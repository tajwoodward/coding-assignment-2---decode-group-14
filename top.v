==> flow/design.v <==
module control(clk, rst, opcode, wb, mem, ex);
	input clk, rst;
	input [5:0] opcode;
	output reg [1:0] wb;
	output reg [2:0] mem;
	output reg [3:0] ex;
	parameter RTYPE 	= 6'b000000;
	parameter LW 		= 6'b100011;
	parameter SW		= 6'b101011;
	parameter BEQ 		= 6'b000100;
	parameter NOP 		= 6'b100000;
	initial begin
		wb = 2'd0;
		mem = 3'd0;
		ex = 4'd0;
	end
	always@(posedge clk)begin
	if(rst)begin
		wb = 	2'd0;
		mem =	3'd0;
		ex =	4'd0;
	end else begin
		case(opcode)
			RTYPE: begin
				wb <= 2'b10;
				mem <= 3'b000;
				ex <= 4'b1100;
			end
			LW: begin
				wb <= 2'b11;
				mem <= 3'b010;
				ex <= 4'b0001;
			end
			SW: begin
				wb <= 2'b00;
				mem <= 3'b001;
				ex <= 4'b0001;
			end
			BEQ: begin
				wb <= 2'b00;
				mem <= 3'b100;
				ex <= 4'b0010;
			end
			default: begin
				wb <= 2'b00;
				mem <= 3'b000;
				ex <= 0000;
			end
		endcase
		end
	end
endmodule
module idExLatch(clk, rst, ctl_wb, ctl_mem, ctl_ex, npc, readdat1, readdat2, sign_ext, instr_bits_2016, instr_bits_1511, ctl_wb_out, ctl_mem_out, ctl_ex_out, npc_out, readdat1_out, readdat2_out, sign_ext_out, instr_bits_2016_out, instr_bits_1511_out);
	input clk, rst;
	input [1:0] ctl_wb;
	input [2:0] ctl_mem;
	input [3:0] ctl_ex;
	input [31:0] npc, readdat1, readdat2, sign_ext; 
	input wire [4:0] instr_bits_2016, instr_bits_1511;
	output reg [1:0] ctl_wb_out;
	output reg [2:0] ctl_mem_out;
	output reg [3:0] ctl_ex_out;
	output reg [31:0] npc_out, readdat1_out, readdat2_out, sign_ext_out; 
	output reg [4:0] instr_bits_2016_out, instr_bits_1511_out;
always@(posedge clk)begin
	if(rst)begin
		ctl_wb_out <= 2'd0;
 		ctl_mem_out <= 3'd0;
	 	ctl_ex_out <= 4'd0;
		npc_out <= 32'd0;
		readdat1_out<= 32'd0;
		readdat2_out<= 32'd0;
		sign_ext_out <= 32'd0;
		instr_bits_2016_out <= 5'd0;
		instr_bits_1511_out <= 5'd0;
	end
	else begin
		ctl_wb_out <= ctl_wb;
 		ctl_mem_out <= ctl_mem;
	 	ctl_ex_out <= ctl_ex;
		npc_out <= npc;
		readdat1_out<= readdat1;
		readdat2_out<= readdat2;
		sign_ext_out <= sign_ext;
		instr_bits_2016_out <= instr_bits_2016;
		instr_bits_1511_out <= instr_bits_1511;
	end
end
endmodule
module regfile(clk, rst, regwrite, rs, rt, rd, writedata, A_readdat1, B_readdat2);
	input clk, rst, regwrite;
	input [4:0] rs, rt, rd;
	input [31:0] writedata;
	output reg [31:0] A_readdat1, B_readdat2;
	reg [31:0] REG [31:0];
	initial begin
		REG[0] = 32'h002300AA;
		REG[1] = 32'h10654321;
		REG[2] = 32'h00100022;
		REG[3] = 32'h8C123456;
		REG[4] = 32'h8F123456;
		REG[5] = 32'hAD654321;
		REG[6] = 32'h60000066;
		REG[7] = 32'h13012345;
		REG[8] = 32'hAC654321;
		REG[9] = 32'h12012345;
	end
	always@(posedge clk)begin
		if(rst)begin
			A_readdat1 = 32'd0;
			B_readdat2 = 32'd0;
		end
		else begin
			if(regwrite)begin
				REG[rd] <=writedata;
			end
			else begin
				A_readdat1 <= REG[rs];
				B_readdat2<= REG[rt];
			end
		end
	end
endmodule
module signExt(immediate, extended);
	input [15:0] immediate;
	output [31:0] extended;
	assign extended = {{16{immediate[15]}},immediate};
endmodule
module top(clk, rst, wb_reg_write, wb_write_reg_location, mem_wb_write_data, if_id_instr, if_id_npc, id_ex_wb, id_ex_mem, id_ex_execute, id_ex_npc, id_ex_readdat1, id_ex_readdat2, id_ex_sign_ext, id_ex_instr_bits_2016, id_ex_instr_bits_1511);
input clk, rst, wb_reg_write;
input [4:0] wb_write_reg_location;
input [31:0] mem_wb_write_data, if_id_instr, if_id_npc;
output [1:0] id_ex_wb;
output [2:0] id_ex_mem;
output [3:0] id_ex_execute;
output [31:0] id_ex_npc, id_ex_readdat1,id_ex_readdat2, id_ex_sign_ext;
output [4:0] id_ex_instr_bits_2016,id_ex_instr_bits_1511;
wire [1:0] wb;
wire [2:0] mem;
wire [3:0] execute;
wire [31:0] npc, readdat1,readdat2, sign_ext;
control u1(clk, rst, if_id_instr[31:26], wb, mem, execute);
signExt u2(if_id_instr[15:0], sign_ext);
regfile u3(clk, rst, wb_reg_write, if_id_instr[25:21], if_id_instr[20:16], wb_write_reg_location, mem_wb_write_data, readdat1, readdat2);
idExLatch u4(clk, rst, wb, mem, execute, if_id_npc, readdat1, readdat2, sign_ext, if_id_instr[20:16], if_id_instr[15:11], id_ex_wb, id_ex_mem,id_ex_execute, id_ex_npc, id_ex_readdat1, id_ex_readdat2, id_ex_sign_ext, id_ex_instr_bits_2016, id_ex_instr_bits_1511);
endmodule
# Reports on top
# Tool output for the design above, in the order of the flow.
# Lines are those of the file above, counted from 1.
# Operators: Yosys type, input widths -> output width; for muxes data width and select width s.
# Cell names lack the library's common part.
# The mark -- stands for no value.
# design
top	top
clk_port	clk
cell_library	sky130hd
lib_corner	tt_025C_1v80

# Word level
# Yosys after proc, flatten, opt, wreduce and memory -nomap, before mapping. Enables and synchronous resets that opt folds into registers are not counted as muxes. Print and check cells are not counted.
# Memory sizes are those after Yosys's memory passes, which may raise the word count (mostly to a power of two), join words into wider ones and drop unused or constant bits.
# word_totals
regBits	140
ramBits	1024
clocked_rd_ports_x_width	64
n_memories	1
inputBits	104
out_inout_bits	147
# memory_table
name	size	word_bits	rd	wr	line_no	source
u3.REG	32	32	2	1	95	reg [31:0] REG [31:0];
# classes
n_eq	3
muxes	9
n_reduce_logical	4
# op_table
cell	n
$mux 32	2
$eq 6x6->1 const B	2
$pmux 4 s3	1
$mux 5	2
$pmux 3 s3	1
$eq 6x3->1 const B	1
$logic_not 6->1	1
$pmux 2 s2	1
$logic_not 1->1	2
$reduce_or 2->1	1
$mux 1	2

# Logic depth
# Yosys ltp: most cells in a row. Word level: on the elaborated netlist, between registers, memories and ports. Mapped: between sequential cells and ports; inverters and the memories' decode and read muxes count.
# logic_depth
depth_word	3
ABC_AREA	0
depth_mapped	8

# Netlist
# Source: synth_stat.txt of the flow (Yosys; design flattened, memories mapped). It holds for the ABC_AREA given above (unset counts as 0); a run with the other value may have another netlist.
# synth_totals
mapped_cells	3097
yosys_area_um2	54486.0
seqArea_um2	34693.3
ffs	1221
n_buf	254
# by_type
cell_type	n	area_total_um2
edfxtp_1	1024	3.07E+04
mux4_2	384	8.65E+03
dfxtp_1	197	3.94E+03
mux2i_1	320	3.2E+03
a221oi_2	99	1.49E+03
nor2b_1	131	819.536
mux2_2	64	720.691
a32oi_1	64	560.538
nand2_1	133	499.229
a211oi_1	64	480.461
a22oi_1	64	480.461
buf_4	62	465.446
nor2_1	109	409.142
clkbuf_1	95	356.592
buf_2	67	335.322
nand3_1	65	325.312
a221oi_1	29	253.994
inv_1	67	251.491
# Not listed: further types 17, cells in them 59.
# The figures by module come from a second, unflattened synthesis with its own total; it is not the netlist above.
# hier_totals
cells_unflattened	2836
hier_area_um2	53851.6
# Each row is one instance without its submodules.
# by_module
mod	n_inst	cells	mod_area_um2
regfile	1	2472	49424.9
idExLatch	1	310	3950.0
signExt	1	32	240.2
control	1	22	236.5
top	1	0	0.0

# Worst setup path after synthesis
# OpenSTA on the mapped netlist: ideal clock, no wires. The path of least setup slack (recovery checks aside). Input and output delay are each 20% of the period. Register names are those of the netlist, which keeps one name where synthesis merged equal registers.
# synth_path
kind	input to register
startpoint	in wb_reg_write
endpoint	mem u3.REG[15][0]
period_ns	5.57
in_delay_ns	1.114
t_first_pin_ns	1.114
t_arrival_ns	3.434
required_time_ns	5.149
path_slack_ns	1.715
path_delay_ns	2.741
driving_pins	5
n_path_buf	3
period_less_setup_slack_ns	3.855
# "path_delay_ns" is the arrival time less input delay plus setup time.
# "driving_pins" counts driving pins, that of a launching flip-flop among them; a cell with two outputs on the path counts twice.
# "period_less_setup_slack_ns" is the clock period less the worst setup slack; recovery checks do not enter. This is arithmetic on one report: input and output delays are still those of the set period (20% each).
# Between the ends stands the longest chain of elaborated cells between them, by number of cells; it is not shown to be the way that was timed. Of several equally long chains one is given.
# Each line given opens the expression or statement behind the cell; cells for indexed reads and writes are added by Yosys, which also makes memories of some case tables.
# The path ends at the enable pin of a flip-flop; only ways to that pin are counted.
# synth_between
path_cell_list	buf_2 buf_2 buf_1 nand4b_1 nor2_1
elab_chain_cells	2
# synth_rtl
item	line_no	source
from (decl)	130	input clk, rst, wb_reg_write;
$mux 5	114	if(regwrite)begin
$mux 5	109	if(rst)begin
to (decl)	95	reg [31:0] REG [31:0];

# Timing after layout
# From the final timing report of flow run A: the path of least setup slack in the routed layout; clock arrival at registers is part of the times.
# layout_path
kind	register to output
startpoint	reg (no name shown)
endpoint	out id_ex_sign_ext[20]
period_ns	3.46
t_first_pin_ns	0.75
t_arrival_ns	2.06
required_time_ns	2.77
path_slack_ns	0.71
driving_pins	2
n_path_buf	1
# layout_between
path_cell_list	dfxtp_1 clkdlybuf4s50_1
elab_chain_cells	0
# layout_rtl
item	line_no	source
to (decl)	136	output [31:0] id_ex_npc, id_ex_readdat1,id_ex_readdat2, id_ex_sign_ext;

# Below are 2 stored runs of the flow (Yosys, OpenROAD; platform sky130hd) on top, each with its settings and what was measured, unordered. Constraints: input delay and output delay 20% of the set period each, output load 0.01 pF.
# "period_less_ws_ns" means the clock period less the worst setup slack. The figure is calculated, with input and output delays left at 20% of the set period.
# "totalPower_mw": no workload was simulated; the value follows from the tool's default switching activity.
# Among the settings, - means not set for that run.
run name	period_ns	CORE_UTILIZATION	CAP_MARGIN	CORE_MARGIN	SLEW_MARGIN	SETUP_SLACK_MARGIN	PLACE_DENSITY_LB_ADDON	CELL_PAD_IN_SITES_GLOBAL_PLACEMENT	CELL_PAD_IN_SITES_DETAIL_PLACEMENT	TNS_END_PERCENT	CTS_CLUSTER_SIZE	MAX_ROUTING_LAYER	final_setup_tns_ns	totalPower_mw	design_die_area_um2	post_synth_area_um2	fin_util_frac	worst_hold_slack_ns	final_setup_ws_ns	period_less_ws_ns
flow run A	3.46	38	20	2	20	-	-	-	-	-	-	-	0.000	34.063	146429.0	54486.0	0.458	0.362	0.713	2.747
flow run B	2.37	70	20	2	20	0.17	0.03	1	0	35	29	met4	0.000	49.025	80086.2	54486.0	0.848	0.262	0.198	2.172
